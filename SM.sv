==> flow/design.v <==
module SM(input clock, input [7:0] center_x, input [6:0] center_y, output reg [2:0] colour,output reg plot, output reg [7:0] xp, output reg [6:0] yp, output reg [2:0] turn);
parameter radius=25;
reg [10:0] current_state=0, next_state=1;
reg initx,inity,loady,loadx, xdone, ydone; 
reg [7:0] offset_x=radius;
reg [6:0] offset_y=0;
reg signed [8:0] crit=1-radius;
 always_comb
     case (current_state)  
    2'b00: {initx,inity,loady,loadx,plot,colour} <= 8'b11110000;
    2'b01: {initx,inity,loady,loadx,plot,colour} <= 8'b10110000;
    2'b10: {initx,inity,loady,loadx,plot,colour} <= 8'b00011000;
	3: {initx,inity,loady,loadx,plot,colour} <= 8'b00011000;  
	4: {initx,inity,loady,loadx,plot,colour} <= 8'b00011001;  
	5: {initx,inity,loady,loadx,plot,colour} <= 8'b00011001;
	6: {initx,inity,loady,loadx,plot,colour} <= 8'b00011001;
	7: {initx,inity,loady,loadx,plot,colour} <= 8'b00011001;
	8: {initx,inity,loady,loadx,plot,colour} <= 8'b00011001;
	9: {initx,inity,loady,loadx,plot,colour} <= 8'b00011001;
	10: {initx,inity,loady,loadx,plot,colour} <= 8'b00011001;
	11: {initx,inity,loady,loadx,plot,colour} <= 8'b00011001;
	12: {initx,inity,loady,loadx,plot,colour} <= 8'b00011001;
    default:{initx,inity,loady,loadx,plot,colour} <= 8'b00010000;
  endcase
  always_ff @(posedge(clock))
     current_state <= next_state;
  always_comb
     case (current_state)  
    0: next_state <= 2;
    1: next_state <= 2;
    2: if (xdone == 0) next_state <= 2;
        else if (ydone == 0) next_state <= 1;
         else next_state <= 3;
	3: if(turn!=1) next_state=3;
		else if(offset_y<=offset_x) next_state=4;
		else next_state=15;
	4: next_state=5;
	5: next_state=6;
	6: next_state=7;
	7: next_state=8;
	8: next_state=9;
	9: next_state=10;
	10: next_state=11;
	11: next_state=12;
	12: next_state=3;
	15: next_state=3;
    default: next_state <= 0;
     endcase
 always_ff @(posedge(clock))
 begin
     if (loady == 1)
        if (inity == 1)
           yp = 0;
        else begin
           yp ++;
	end
     if (loadx == 1)
        if (initx == 1) begin
           xp = 0;
        end else
           xp ++;
     ydone <= 0;
     xdone <= 0;
	if(current_state==15) begin
	turn=3'b100;
	offset_x=radius;
	offset_y=0;
	crit=1-radius;
	end else begin
	turn=1;
	end  
	if(current_state==4) begin
	xp=center_x+offset_x;
	yp=center_y+offset_y;
	end
	if(current_state==5) begin
	xp=center_x+offset_y;
	yp=center_y+offset_x;
	end
	if(current_state==6) begin
	xp=center_x-offset_x;
	yp=center_y+offset_y;
	end
	if(current_state==7) begin
	xp=center_x-offset_y;
	yp=center_y+offset_x;
	end
	if(current_state==8) begin
	xp=center_x+offset_x;
	yp=center_y-offset_y;
	end
	if(current_state==9) begin
	xp=center_x+offset_y;
	yp=center_y-offset_x;
	end
	if(current_state==10) begin
	xp=center_x-offset_x;
	yp=center_y-offset_y;
	end
	if(current_state==11) begin
	xp=center_x-offset_y;
	yp=center_y-offset_x;
	end
	if(current_state==12) begin
		offset_y=offset_y+1;
	    if(crit<=0)
		crit=crit+2*offset_y+1;
	    else begin
		offset_x=offset_x-1;
		crit = crit + 2 * (offset_y-offset_x) + 1;
	end
end
     if (yp == 119)
        ydone <= 1;
     if (xp == 159)
        xdone <= 1;
 end
endmodule
# Reports on SM
# Tool output for the design above, in the order of the flow.
# Line numbers count from 1 in the design file above.
# Operators carry their Yosys type and port widths (W data, S select, Z words).
# Library cell names are shortened.
# A cell with - has no value.
dict set report design {
  top_module {SM}
  clock_port {clock}
  cell_library {sky130hd}
  pvt_corner {tt_025C_1v80}
}

# Elaborated design
# Counts by Yosys on the flattened word-level netlist (proc, flatten, opt, wreduce; memories kept). Register bits leave out memories and registers merged into their read ports (data or address); mux counts leave out enables and synchronous resets folded into registers. Print and check cells are left out. Cells with the same type and inputs are merged into one.
# Yosys's memory passes give these memory sizes; they may raise the number of words (mostly to a power of two), join words into wider ones and drop unused or constant bits.
dict set report word_totals {
  output_inout_bits 22
  rom_bits 80
  n_memories 1
  input_bits 16
  ff_bits 55
}
# memory size word_bits rd wr line
set memory_table {}
lappend memory_table {{(no name shown)} 16 5 1 0 9} ;# case (current_state)
dict set report op_classes {
  n_addsub 17
  muxes 37
  n_cmp 2
  eq_ne 16
  n_reduce_logical 4
}
# op n
set op_table {}
lappend op_table {{$pmux W11 S12} 1}
lappend op_table {{$mux W8} 14}
lappend op_table {{$mux W7} 12}
lappend op_table {{$eq A11 B4 Y1 const B} 6}
lappend op_table {{$eq A11 B3 Y1 const B} 4}
lappend op_table {{$mux W9} 3}
lappend op_table {{$eq A11 B2 Y1 const B} 2}
lappend op_table {{$add A9 B1 Y9 const B} 2}
lappend op_table {{$add A7 B1 Y7 const B} 2}
lappend op_table {{$add A7 B7 Y7} 2}
lappend op_table {{$sub A7 B7 Y7} 2}
lappend op_table {{$eq A11 B1 Y1 const B} 1}
lappend op_table {{$logic_not A11 Y1} 1}
lappend op_table {{$le A9 B1 Y1 const B} 1}
lappend op_table {{$add A9 B8 Y9} 1}
lappend op_table {{$add A9 B9 Y9} 1}
lappend op_table {{$sub A7 B8 Y8} 1}
lappend op_table {{$le A7 B8 Y1} 1}
lappend op_table {{$add A8 B1 Y8 const B} 1}
lappend op_table {{$sub A8 B1 Y8 const B} 1}
lappend op_table {{$add A8 B7 Y8} 1}
lappend op_table {{$sub A8 B7 Y8} 1}
lappend op_table {{$add A8 B8 Y8} 1}
lappend op_table {{$sub A8 B8 Y8} 1}
lappend op_table {{$eq A8 B8 Y1 const B} 1}
lappend op_table {{$mux W4} 2}
lappend op_table {{$eq A7 B7 Y1 const B} 1}
lappend op_table {{$logic_not A7 Y1} 1}
# Not listed: further kinds 5, cells in them 8.

# Longest topological paths
# Yosys ltp: most cells in a row. Word level: on the elaborated netlist, between registers, memories and ports. Mapped: between sequential cells and ports; inverters and the memories' decode and read muxes count.
dict set report logic_depth {
  word_depth 14
  ABC_AREA 0
  mapped_depth 21
  ltp_nobuf 17
}

# After synthesis
# Yosys stat after the flow's synthesis: flattened, memories mapped to cells. It holds for the ABC_AREA given above (unset counts as 0); a run with the other value may have another netlist.
# type n area_total_um2
set by_type {}
lappend by_type {ha_1 79 988.448}
lappend by_type {dfxtp_1 47 940.902}
lappend by_type {xnor2_1 58 507.987}
lappend by_type {a21oi_1 66 330.317}
lappend by_type {nand2_1 76 285.274}
lappend by_type {nor2_1 75 281.52}
lappend by_type {o21ai_0 54 270.259}
lappend by_type {inv_1 63 236.477}
lappend by_type {xor2_1 24 210.202}
lappend by_type {mux2i_1 15 150.144}
lappend by_type {fa_1 7 140.134}
lappend by_type {nand2b_1 22 137.632}
lappend by_type {nor2b_1 17 106.352}
lappend by_type {a21o_1 14 105.101}
lappend by_type {a31oi_1 15 93.84}
lappend by_type {buf_2 18 90.086}
lappend by_type {o21a_1 12 90.086}
lappend by_type {nand3_1 17 85.082}
# Not listed: further types 65, cells in them 200.
dict set report mapped {
  synth_area_mm2 0.00652
  n_buf 48
  ffs 47
  stdcells 879
  seqArea_mm2 0.0009409
}

# Path before layout
# Path of least setup slack by OpenSTA after synthesis, without wires, with an ideal clock, recovery checks aside; 20% of the period is set as input and as output delay. Where synthesis merged equal registers, the netlist keeps one of their names.
dict set report synth_timing {
  path_kind {register to register}
  from {register current_state[0]}
  to {register crit[8]}
  clock_period_ns 4.49
  path_delay_ns 4.241
  required_time_ns 4.353
  driving_pins 21
  slack_ns 0.250
  t_arrival_ns 4.104
  period_less_setup_slack_ns 4.24
}
# "path_delay_ns" is the arrival time less input delay plus setup time.
# "driving_pins" counts driving pins, that of a launching flip-flop among them; a cell with two outputs on the path counts twice.
# "period_less_setup_slack_ns" = period - worst setup slack (recovery checks aside). The figure is calculated, with input and output delays left at 20% of the set period.
# The rows between start and end are the longest chain of elaborated cells between them; the timing report does not say that the signal goes this way. Where chains are equally long, one stands for them.
# A line is the first line of the expression or statement that the cell stems from. Yosys adds cells for indexed reads and writes and turns some case tables into memories.
# A register here has more assigning lines than the two given.
dict set report synth_between {
  path_cell_list {dfxtp_1 buf_4 nand4_2 buf_2 buf_2 buf_1 nand2_1 inv_1 ha_1 fa_1 a21o_1 a21o_1 maj3_1 a21oi_1 xnor2_1 ha_1 a21oi_1 a21oi_1 xnor2_1 xnor2_1 a31oi_1}
  elab_chain_cells 8
  cells_between 15
}
# element line
set synth_rtl {}
lappend synth_rtl {{from (decl)} 3} ;# reg [10:0] current_state=0, next_state=1;
lappend synth_rtl {{from (assign)} 26} ;# current_state <= next_state;
lappend synth_rtl {{$eq A11 B4 Y1} 64} ;# if(current_state==15) begin
lappend synth_rtl {{$mux W7} 64}
lappend synth_rtl {{$add A7 B1 Y7} 105} ;# offset_y=offset_y+1;
lappend synth_rtl {{$sub A7 B8 Y8} 110} ;# crit = crit + 2 * (offset_y-offset_x) + 1;
lappend synth_rtl {{$add A9 B9 Y9} 110}
lappend synth_rtl {{$add A9 B1 Y9} 110}
lappend synth_rtl {{$mux W9} 106} ;# if(crit<=0)
lappend synth_rtl {{$mux W9} 104} ;# if(current_state==12) begin
lappend synth_rtl {{to (assign)} 107} ;# crit=crit+2*offset_y+1;
lappend synth_rtl {{to (assign)} 110}
lappend synth_rtl {{to (decl)} 7} ;# reg signed [8:0] crit=1-radius;

# Worst path after layout
# From the final timing report of run 2: the path of least setup slack in the routed layout; clock arrival at registers is part of the times.
dict set report layout_timing {
  path_kind {register to register}
  from {register current_state[0]}
  to {register xdone}
  required_time_ns 8.22
  clock_period_ns 8.0
  driving_pins 17
  t_arrival_ns 5.07
  slack_ns 3.14
}
# The rows between start and end are the longest chain of elaborated cells between them; the timing report does not say that the signal goes this way. Where chains are equally long, one stands for them.
# A memory read counts as a cell of the chain, while the word-level depth stops at memories.
dict set report layout_between {
  path_cell_list {dfxtp_2 buf_4 nand4_2 inv_2 nor2_1 inv_1 ha_1 inv_1 fa_1 a21oi_1 a2bb2oi_1 xnor2_1 o32ai_1 a211oi_1 a2111oi_0 nand4_1 nor4_2}
  elab_chain_cells 14
  cells_between 29
}
# element line
set layout_rtl {}
lappend layout_rtl {{from (decl)} 3} ;# reg [10:0] current_state=0, next_state=1;
lappend layout_rtl {{from (assign)} 26} ;# current_state <= next_state;
lappend layout_rtl {{$mem_v2 Z16 W5} 9} ;# case (current_state)
lappend layout_rtl {{$mux W8} 9}
lappend layout_rtl {{$mux W8} 58} ;# if (initx == 1) begin
lappend layout_rtl {{$mux W8} 57} ;# if (loadx == 1)
lappend layout_rtl {{$mux W8} 72} ;# if(current_state==4) begin
lappend layout_rtl {{$mux W8} 76} ;# if(current_state==5) begin
lappend layout_rtl {{$mux W8} 80} ;# if(current_state==6) begin
lappend layout_rtl {{$mux W8} 84} ;# if(current_state==7) begin
lappend layout_rtl {{$mux W8} 88} ;# if(current_state==8) begin
lappend layout_rtl {{$mux W8} 92} ;# if(current_state==9) begin
lappend layout_rtl {{$mux W8} 96} ;# if(current_state==10) begin
lappend layout_rtl {{$mux W8} 100} ;# if(current_state==11) begin
lappend layout_rtl {{$eq A8 B8 Y1} 115} ;# if (xp == 159)
lappend layout_rtl {{$mux W1} 115}
lappend layout_rtl {{to (assign)} 63} ;# xdone <= 0;
lappend layout_rtl {{to (assign)} 116} ;# xdone <= 1;
lappend layout_rtl {{to (decl)} 4} ;# reg initx,inity,loady,loadx, xdone, ydone;

## Implementation results

2 stored runs of SM in the flow (synthesis by Yosys, layout by OpenROAD, sky130hd cells), in arbitrary order. Constraints: input delay and output delay 20% of the set period each, output load 0.01 pF.
"power_mw" rests on the timing tool's default activity at the inputs, not on a simulated workload.

# run 1
==> flow/run.sh <==
#!/bin/bash
# the make line also repeats the synthesis and layout settings of config.mk as NAME=value (left out here)
make -C /OpenROAD-flow-scripts/flow DESIGN_CONFIG=/design/flow/config.mk WORK_HOME=/design/flow/orfs CLKGATE_MAP_FILE= finish
==> flow/config.mk <==
export PLATFORM = sky130hd
export DESIGN_NAME = SM
export DESIGN_NICKNAME = SM
export VERILOG_FILES = /design/flow/design.v
export SDC_FILE = /design/flow/constraint.sdc
export NUM_CORES = 4
export LEC_CHECK = 0
export ABC_AREA = 1
export CAP_MARGIN = 30
export CELL_PAD_IN_SITES_DETAIL_PLACEMENT = 2
export CORE_MARGIN = 2
export CORE_UTILIZATION = 45
export CTS_CLUSTER_DIAMETER = 385
export CTS_CLUSTER_SIZE = 68
export GPL_TIMING_DRIVEN = 0
export PLACE_DENSITY = 0.42
export SLEW_MARGIN = 20
==> flow/constraint.sdc <==
create_clock -name core_clock -period 6.88 [get_ports {clock}]
set_input_delay 1.3760 -clock core_clock [delete_from_list [all_inputs] [get_ports {clock}]]
set_output_delay 1.3760 -clock core_clock [all_outputs]
set_load 0.01 [all_outputs]

==> run 1: results <==
outcome="not finished: placement ended with error DPL-0033"

# run 2
==> flow/run.sh <==
#!/bin/bash
# the make line also repeats the synthesis and layout settings of config.mk as NAME=value (left out here)
make -C /OpenROAD-flow-scripts/flow DESIGN_CONFIG=/design/flow/config.mk WORK_HOME=/design/flow/orfs CLKGATE_MAP_FILE= finish
==> flow/config.mk <==
export PLATFORM = sky130hd
export DESIGN_NAME = SM
export DESIGN_NICKNAME = SM
export VERILOG_FILES = /design/flow/design.v
export SDC_FILE = /design/flow/constraint.sdc
export NUM_CORES = 4
export LEC_CHECK = 0
export CAP_MARGIN = 20
export CORE_MARGIN = 2
export CORE_UTILIZATION = 27
export MAX_ROUTING_LAYER = met4
export PLACE_DENSITY_LB_ADDON = 0.15
export SETUP_SLACK_MARGIN = -0.27
export SLEW_MARGIN = 20
export TNS_END_PERCENT = 45
==> flow/constraint.sdc <==
create_clock -name core_clock -period 8.0 [get_ports {clock}]
set_input_delay 1.6000 -clock core_clock [delete_from_list [all_inputs] [get_ports {clock}]]
set_output_delay 1.6000 -clock core_clock [all_outputs]
set_load 0.01 [all_outputs]

==> run 2: results <==
timing.setup.tns_ns=0.000
die_mm2=0.0254068
holdWs_ns=0.539
setup_worst_slack_ns=3.143
power_mw=0.6519
finalUtil_pct=30.8
synth_area_mm2=0.00652
